==> flow/design.v <==
`timescale 1ns / 1ps
module StepCount(
        input lightClk, reset, start, startCount,
        output [15:0]stepCount
    );
    reg [15:0] count=0;
    assign stepCount=count;
always@(posedge lightClk) begin
    if (!start||reset||!startCount) count=0;
    else begin 
        count=count+1;
    end
end
endmodule
# Reports on StepCount
# What the tools print for StepCount, step after step.
# Lines are those of the file above, counted from 1.
# Not given: --
[setup]
top_module = "StepCount"
clock_port = "lightClk"
cell_library = "sky130hd"
pvt_corner = "tt_025C_1v80"

# Word level
# Source: Yosys, flattened and elaborated, memories not mapped. Widths are those after wreduce; folded enables and synchronous resets count as part of the registers. Registers that Yosys merges into a memory's read port (data or address) are not register bits. Print and check cells do not count. Equal cells are merged and count once.
[word_totals]
rom_bits = 0
clocked_rd_ports_x_width = 0
regBits = 16
input_bits = 4
ramBits = 0
memories = 0
output_inout_bits = 16
latchBits = 0
wordCells = 6
[op_classes]
n_reduce_logical = 4
compare = 0
n_eq = 0
n_mul = 0
logic = 0
n_div = 0
add_sub_neg = 1
shift = 0
mux = 0
[ops]
columns = ["cell", "count"]
rows = [
  ["adder 16 x 1 -> 16 bit with constant B", 1],
  ["logical OR 1 bit", 2],
  ["logical NOT 1 bit", 2],
]

# Logic depth
# Depth = most cells in a row (Yosys ltp): at word level without a register or memory, in the mapped netlist without a sequential cell, where the memories' decode and read muxes count.
[logic_depth]
ltp_word = 3
abc_area = 0
depth_mapped = 5
mapped_depth_nobuf = 5

# After synthesis
# Yosys stat after the flow's synthesis: flattened, memories mapped to cells. It holds for the ABC_AREA given above (unset counts as 0); a run with the other value may have another netlist.
# Totals and module areas in this step are rounded.
[by_type]
columns = ["type", "count", "type_area_um2"]
rows = [
  ["sky130_fd_sc_hd__dfxtp_1", 16, 320.307],
  ["sky130_fd_sc_hd__xnor2_1", 9, 78.826],
  ["sky130_fd_sc_hd__nor2_1", 15, 56.304],
  ["sky130_fd_sc_hd__nor4_2", 3, 37.536],
  ["sky130_fd_sc_hd__nand4_2", 2, 25.024],
  ["sky130_fd_sc_hd__nand3_1", 4, 20.019],
  ["sky130_fd_sc_hd__xor2_1", 2, 17.517],
  ["sky130_fd_sc_hd__a21oi_1", 3, 15.014],
  ["sky130_fd_sc_hd__inv_1", 4, 15.014],
  ["sky130_fd_sc_hd__nand2_1", 4, 15.014],
  ["sky130_fd_sc_hd__nor3_1", 3, 15.014],
  ["sky130_fd_sc_hd__ha_1", 1, 12.512],
  ["sky130_fd_sc_hd__nand4_1", 2, 12.512],
  ["sky130_fd_sc_hd__or3_1", 2, 12.512],
  ["sky130_fd_sc_hd__nand3_2", 1, 10.01],
  ["sky130_fd_sc_hd__nor3_2", 1, 10.01],
  ["sky130_fd_sc_hd__o21ai_0", 2, 10.01],
  ["sky130_fd_sc_hd__a31o_2", 1, 8.758],
]
# Not listed: further types 2, cells in them 2.
[synth_totals]
buffers = 1
ff_cells = 16
stdcells = 77
yosys_area_um2 = 700
sequential_area_um2 = 320

# Path before layout
# Path of least setup slack by OpenSTA after synthesis, without wires, with an ideal clock, recovery checks aside; 20% of the period is set as input and as output delay. Where synthesis merged equal registers, the netlist keeps one of their names.
[synth_timing]
kind = "flip-flop to flip-flop"
from = "register count[0]"
to = "register count[14]"
t_required_ns = 2.072
launch_ns = 0.000
stages = 6
n_path_buf = 0
arrival_time_ns = 1.255
delay_ns = 1.383
setup_slack_ns = 0.818
tclk_ns = 2.2
setup_time_ns = 0.128
period_less_setup_slack_ns = 1.382
# "delay_ns" = arrival - input delay + setup time.
# "stages": output pins that drive a net of the path, with the launching flip-flop's if there is one; two outputs of one cell count as two.
# "period_less_setup_slack_ns" is the clock period less the worst setup slack; recovery checks do not enter. This is arithmetic on one report: input and output delays are still those of the set period (20% each).
# Between the ends stands the longest chain of elaborated cells between them, by number of cells; it is not shown to be the way that was timed. Of several equally long chains one is given.
# A line is the first line of the expression or statement that the cell stems from. Yosys adds cells for indexed reads and writes and turns some case tables into memories.
[synth_via]
cell_sequence = "sky130_fd_sc_hd__dfxtp_1 sky130_fd_sc_hd__ha_1 sky130_fd_sc_hd__nand4_2 sky130_fd_sc_hd__nor4_2 sky130_fd_sc_hd__xnor2_1 sky130_fd_sc_hd__nor2_1"
elab_chain_len = 1
cells_between = 1
cone_lines = 1
classes_between = "add/sub (1)"
[synth_lines]
columns = ["element", "line", "text"]
rows = [
  ["from (decl)", 6, "reg [15:0] count=0;"],
  ["from (assign)", 9, "if (!start||reset||!startCount) count=0;"],
  ["from (assign)", 11, "count=count+1;"],
  ["adder 16 x 1 -> 16 bit", 11, ""],
  ["to (assign)", 9, ""],
  ["to (assign)", 11, ""],
  ["to (decl)", 6, ""],
]

# Worst path after layout
# From the final timing report of run 2: the path of least setup slack in the routed layout; clock arrival at registers is part of the times.
[layout_timing]
kind = "flip-flop to output port"
from = "register count[2]"
to = "output port stepCount[2]"
n_path_buf = 1
arrival_time_ns = 1.32
output_delay_ns = 0.37
stages = 2
setup_slack_ns = 0.16
t_required_ns = 1.48
launch_ns = 0.27
tclk_ns = 1.85
[layout_via]
cell_sequence = "sky130_fd_sc_hd__dfxtp_1 sky130_fd_sc_hd__clkdlybuf4s50_1"
elab_chain_len = 0
cells_between = 0
cone_lines = 0
[layout_lines]
columns = ["element", "line", "text"]
rows = [
  ["from (decl)", 6, "reg [15:0] count=0;"],
  ["from (assign)", 9, "if (!start||reset||!startCount) count=0;"],
  ["from (assign)", 11, "count=count+1;"],
  ["to (decl)", 4, "output [15:0]stepCount"],
]

FLOW RESULTS
============

Stored flow runs of StepCount (2 of them; Yosys, OpenROAD, sky130hd). They differ in their settings and are not a sequence. Constraints: input delay and output delay 20% of the set period each, output load 0.01 pF.
"period_reached_ns": clock period set for the run, less the worst setup slack. It is reckoned from that one timing run; input and output delays stay at 20% of the period that was set.
"worst_path_ns": the worst setup path's part of the clock period (all of it between registers, 20% less for each end at a port) less its slack. A launch clock that arrives late makes it longer, a capture clock that arrives late makes it shorter.
By "total_power_mw" is meant OpenSTA's value without simulated activity: inputs other than the clock are taken to toggle once in ten clock periods, and the tool carries that through the logic.
The measured numbers are rounded.

# run 1
==> flow/run.sh <==
#!/bin/bash
# the make line also repeats the synthesis and layout settings of config.mk as NAME=value (left out here)
make -C /OpenROAD-flow-scripts/flow DESIGN_CONFIG=/design/flow/config.mk WORK_HOME=/design/flow/orfs CLKGATE_MAP_FILE= finish
==> flow/config.mk <==
export PLATFORM = sky130hd
export DESIGN_NAME = StepCount
export DESIGN_NICKNAME = StepCount
export VERILOG_FILES = /design/flow/design.v
export SDC_FILE = /design/flow/constraint.sdc
export NUM_CORES = 4
export LEC_CHECK = 0
export CAP_MARGIN = 40
export CELL_PAD_IN_SITES_DETAIL_PLACEMENT = 0
export CORE_ASPECT_RATIO = 0.73
export CORE_MARGIN = 5
export CORE_UTILIZATION = 62
export MAX_ROUTING_LAYER = met5
export PLACE_DENSITY_LB_ADDON = 0.27
export SLEW_MARGIN = 5
export TNS_END_PERCENT = 85
==> flow/constraint.sdc <==
create_clock -name core_clock -period 2.65 [get_ports {lightClk}]
set_input_delay 0.5300 -clock core_clock [delete_from_list [all_inputs] [get_ports {lightClk}]]
set_output_delay 0.5300 -clock core_clock [all_outputs]
set_load 0.01 [all_outputs]

==> run 1: results <==
outcome="incomplete, floorplanning halted on PDN-0185"

# run 2
==> flow/run.sh <==
#!/bin/bash
# the make line also repeats the synthesis and layout settings of config.mk as NAME=value (left out here)
make -C /OpenROAD-flow-scripts/flow DESIGN_CONFIG=/design/flow/config.mk WORK_HOME=/design/flow/orfs CLKGATE_MAP_FILE= finish
==> flow/config.mk <==
export PLATFORM = sky130hd
export DESIGN_NAME = StepCount
export DESIGN_NICKNAME = StepCount
export VERILOG_FILES = /design/flow/design.v
export SDC_FILE = /design/flow/constraint.sdc
export NUM_CORES = 4
export LEC_CHECK = 0
export CAP_MARGIN = 20
export CELL_PAD_IN_SITES_GLOBAL_PLACEMENT = 3
export CORE_MARGIN = 10
export CORE_UTILIZATION = 29
export CTS_CLUSTER_SIZE = 64
export GPL_ROUTABILITY_DRIVEN = 0
export GPL_TIMING_DRIVEN = 0
export HOLD_SLACK_MARGIN = -0.09
export MAX_ROUTING_LAYER = met4
export MIN_ROUTING_LAYER = met1
export PLACE_DENSITY_LB_ADDON = 0.08
export SETUP_SLACK_MARGIN = -0.16
export SLEW_MARGIN = 20
export TNS_END_PERCENT = 20
==> flow/constraint.sdc <==
create_clock -name core_clock -period 1.85 [get_ports {lightClk}]
set_input_delay 0.3700 -clock core_clock [delete_from_list [all_inputs] [get_ports {lightClk}]]
set_output_delay 0.3700 -clock core_clock [all_outputs]
set_load 0.01 [all_outputs]

==> run 2: results <==
total_power_mw=0.54
worstSetupSlack_ns=0.16
period_reached_ns=1.694
final_hold_ws_ns=0.48
finalUtil_pct=42
worst_path_ns=1.32
worst_path_kind="flip-flop to output port"
dieArea_um2=4800
fin_tns_ns=0.000
yosys.chip_area_um2=700
stdcell_area_um2=950
