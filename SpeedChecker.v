==> flow/design.v <==
`timescale 1ns / 1ps
module SpeedChecker(
    input [9:0] ppm,
    input secondClk, reset, start,
    output [15:0] speedCheck
    );
    reg [15:0] speedCheckPass=0;
    reg [4:0] currentTime=0;
    reg check=0;
    assign speedCheck=speedCheckPass;
    always @(posedge secondClk) begin
        if (reset) begin 
            currentTime<=0;
            speedCheckPass<=0;
        end
        else if(!start) begin
            currentTime<=currentTime;
            speedCheckPass<=speedCheckPass;
        end
        else begin 
            if(currentTime<10) begin          
                if((ppm>=33)&&(speedCheckPass<9)) begin
                    speedCheckPass<=speedCheckPass+1;
                end
                else speedCheckPass<=speedCheckPass;
               currentTime<=currentTime+1;
            end
    end
end
endmodule
# ---- From RTL to reports: SpeedChecker
# What the tools print for SpeedChecker, step after step.
# Line numbers count from 1 in the design file above.
# Library cell names are shortened.
# The mark -- stands for no value.
dict set report inputs {
  top_module {SpeedChecker}
  clock {secondClk}
  lib {sky130hd}
  lib_corner {tt_025C_1v80}
}

# ---- Word-level counts
# Source: Yosys, flattened and elaborated, memories not mapped. Widths are those after wreduce. Registers that Yosys merges into a memory's read port (data or address) are not register bits. Print and check cells do not count. Equal cells are merged and count once.
dict set report word_totals {
  memories 0
  latchBits 0
  inputBits 13
  clocked_rd_ports_x_width 0
  out_inout_bits 16
  regBits 21
  ram_bits 0
  mem_bits_ro 0
}
dict set report op_classes {
  bitwise 0
  div_mod_pow 0
  muxes 0
  n_cmp 3
  n_shift 0
  n_mul 0
  n_eq 0
  reduce_logical 3
  n_addsub 2
}
# operator n
set ops {}
lappend ops {{adder 16 x 1 -> 16 bit with constant B} 1}
lappend ops {{less-than comparator 16 x 4 -> 1 bit with constant B} 1}
lappend ops {{>= comparator 10 x 6 -> 1 bit with constant B} 1}
lappend ops {{adder 5 x 1 -> 5 bit with constant B} 1}
lappend ops {{less-than comparator 5 x 4 -> 1 bit with constant B} 1}
lappend ops {{AND reduction 3 bit} 1}
lappend ops {{AND reduction 2 bit} 1}
lappend ops {{logical AND 1 bit} 1}

# ---- Logic depth
# Yosys ltp: most cells in a row. Word level: on the elaborated netlist, between registers, memories and ports. Mapped: between sequential cells and ports; inverters and the memories' decode and read muxes count.
dict set report depth {
  ltp_word 3
  abc_area 0
  mapped_depth 7
  mapped_depth_nobuf 7
}

# ---- After synthesis
# Source: synth_stat.txt of the flow (Yosys; design flattened, memories mapped). It holds for the ABC_AREA given above (unset counts as 0); a run with the other value may have another netlist.
# Totals and module areas in this step are rounded.
dict set report synth_totals {
  yosys_area_um2 783
  ffs 21
  stdcells 75
}
# cell_type n
set by_type {}
lappend by_type {dfxtp_1 21}
lappend by_type {nor2b_1 14}
lappend by_type {ha_1 3}
lappend by_type {a2111oi_4 1}
lappend by_type {nor2_1 6}
lappend by_type {nor4_1 3}
lappend by_type {a41oi_1 2}
lappend by_type {xnor2_1 2}
lappend by_type {inv_1 4}
lappend by_type {nand2_1 4}
lappend by_type {nor4_2 1}
lappend by_type {a21oi_1 2}
lappend by_type {mux2i_1 1}
lappend by_type {and3b_1 1}
lappend by_type {o21ai_2 1}
lappend by_type {xor2_1 1}
lappend by_type {a21o_1 1}
lappend by_type {clkbuf_1 2}
# Other cell types: 5; their cells: 5.

# ---- Path before layout
# OpenSTA on the mapped netlist: ideal clock, no wires. The path of least setup slack (recovery checks aside). Input and output delay are each 20% of the period. Register names are those of the netlist, which keeps one name where synthesis merged equal registers.
dict set report synth_timing {
  path_type {register -> register}
  from {register speedCheckPass[0]}
  to {register speedCheckPass[1]}
  n_path_buf 0
  driving_pins 8
  delay_ns 1.586
  setup_time_ns 0.128
  tclk_ns 1.48
  launch_ns 0.000
  arrival_ns 1.458
  slack_ns -0.106
  period_less_setup_slack_ns 1.586
}
# "delay_ns" is the arrival time less input delay plus setup time.
# "driving_pins": output pins that drive a net of the path, with the launching flip-flop's if there is one; two outputs of one cell count as two.
# "period_less_setup_slack_ns" is the clock period less the worst setup slack; recovery checks do not enter. This is arithmetic on one report: input and output delays are still those of the set period (20% each).
# Between the ends stands the longest chain of elaborated cells between them, by number of cells; it is not shown to be the way that was timed. Of several equally long chains one is given.
# A line is the first line of the expression or statement that the cell stems from. Yosys adds cells for indexed reads and writes and turns some case tables into memories.
# A register here has more assigning lines than the two given.
dict set report synth_between {
  path_cell_list {dfxtp_1 inv_1 ha_1 nor2b_1 o21ai_1 a2111oi_4 mux2i_1 nor2_1}
  elab_chain_len 3
  cells_between 4
  classes_between {add/sub (1); compare (1); reduce/logical (2)}
}
# item line_no
set synth_rtl {}
lappend synth_rtl {{from (decl)} 7} ;# reg [15:0] speedCheckPass=0;
lappend synth_rtl {{from (assign)} 18} ;# speedCheckPass<=speedCheckPass;
lappend synth_rtl {{from (assign)} 23} ;# speedCheckPass<=speedCheckPass+1;
lappend synth_rtl {{less-than comparator 16 x 4 -> 1 bit} 22} ;# if((ppm>=33)&&(speedCheckPass<9)) begin
lappend synth_rtl {{logical AND 1 bit} 22}
lappend synth_rtl {{AND reduction 3 bit} --}
lappend synth_rtl {{to (assign)} 23}
lappend synth_rtl {{to (assign)} 25} ;# else speedCheckPass<=speedCheckPass;
lappend synth_rtl {{to (decl)} 7}

# module SpeedChecker, platform sky130hd, 2 stored runs of the flow under differing settings, order arbitrary. Input and output delays are each 20% of the period that was set; the output load is 0.01 pF.
run="job 1" settings period_ns=2.56 CORE_UTILIZATION=58 SETUP_SLACK_MARGIN=0.19 PLACE_DENSITY_LB_ADDON=0.29 CORE_ASPECT_RATIO=1.62 CORE_MARGIN=7 CELL_PAD_IN_SITES_DETAIL_PLACEMENT=0 ABC_AREA=0 SLEW_MARGIN=40 MAX_ROUTING_LAYER="met4" CAP_MARGIN=20
run="job 1" outcome="incomplete, floorplanning halted on PDN-0185"
run="job 2" settings period_ns=1.66 CORE_UTILIZATION=71 CAP_MARGIN=20 CORE_MARGIN=2 SLEW_MARGIN=20
run="job 2" outcome="incomplete, placement halted on GPL-0301"
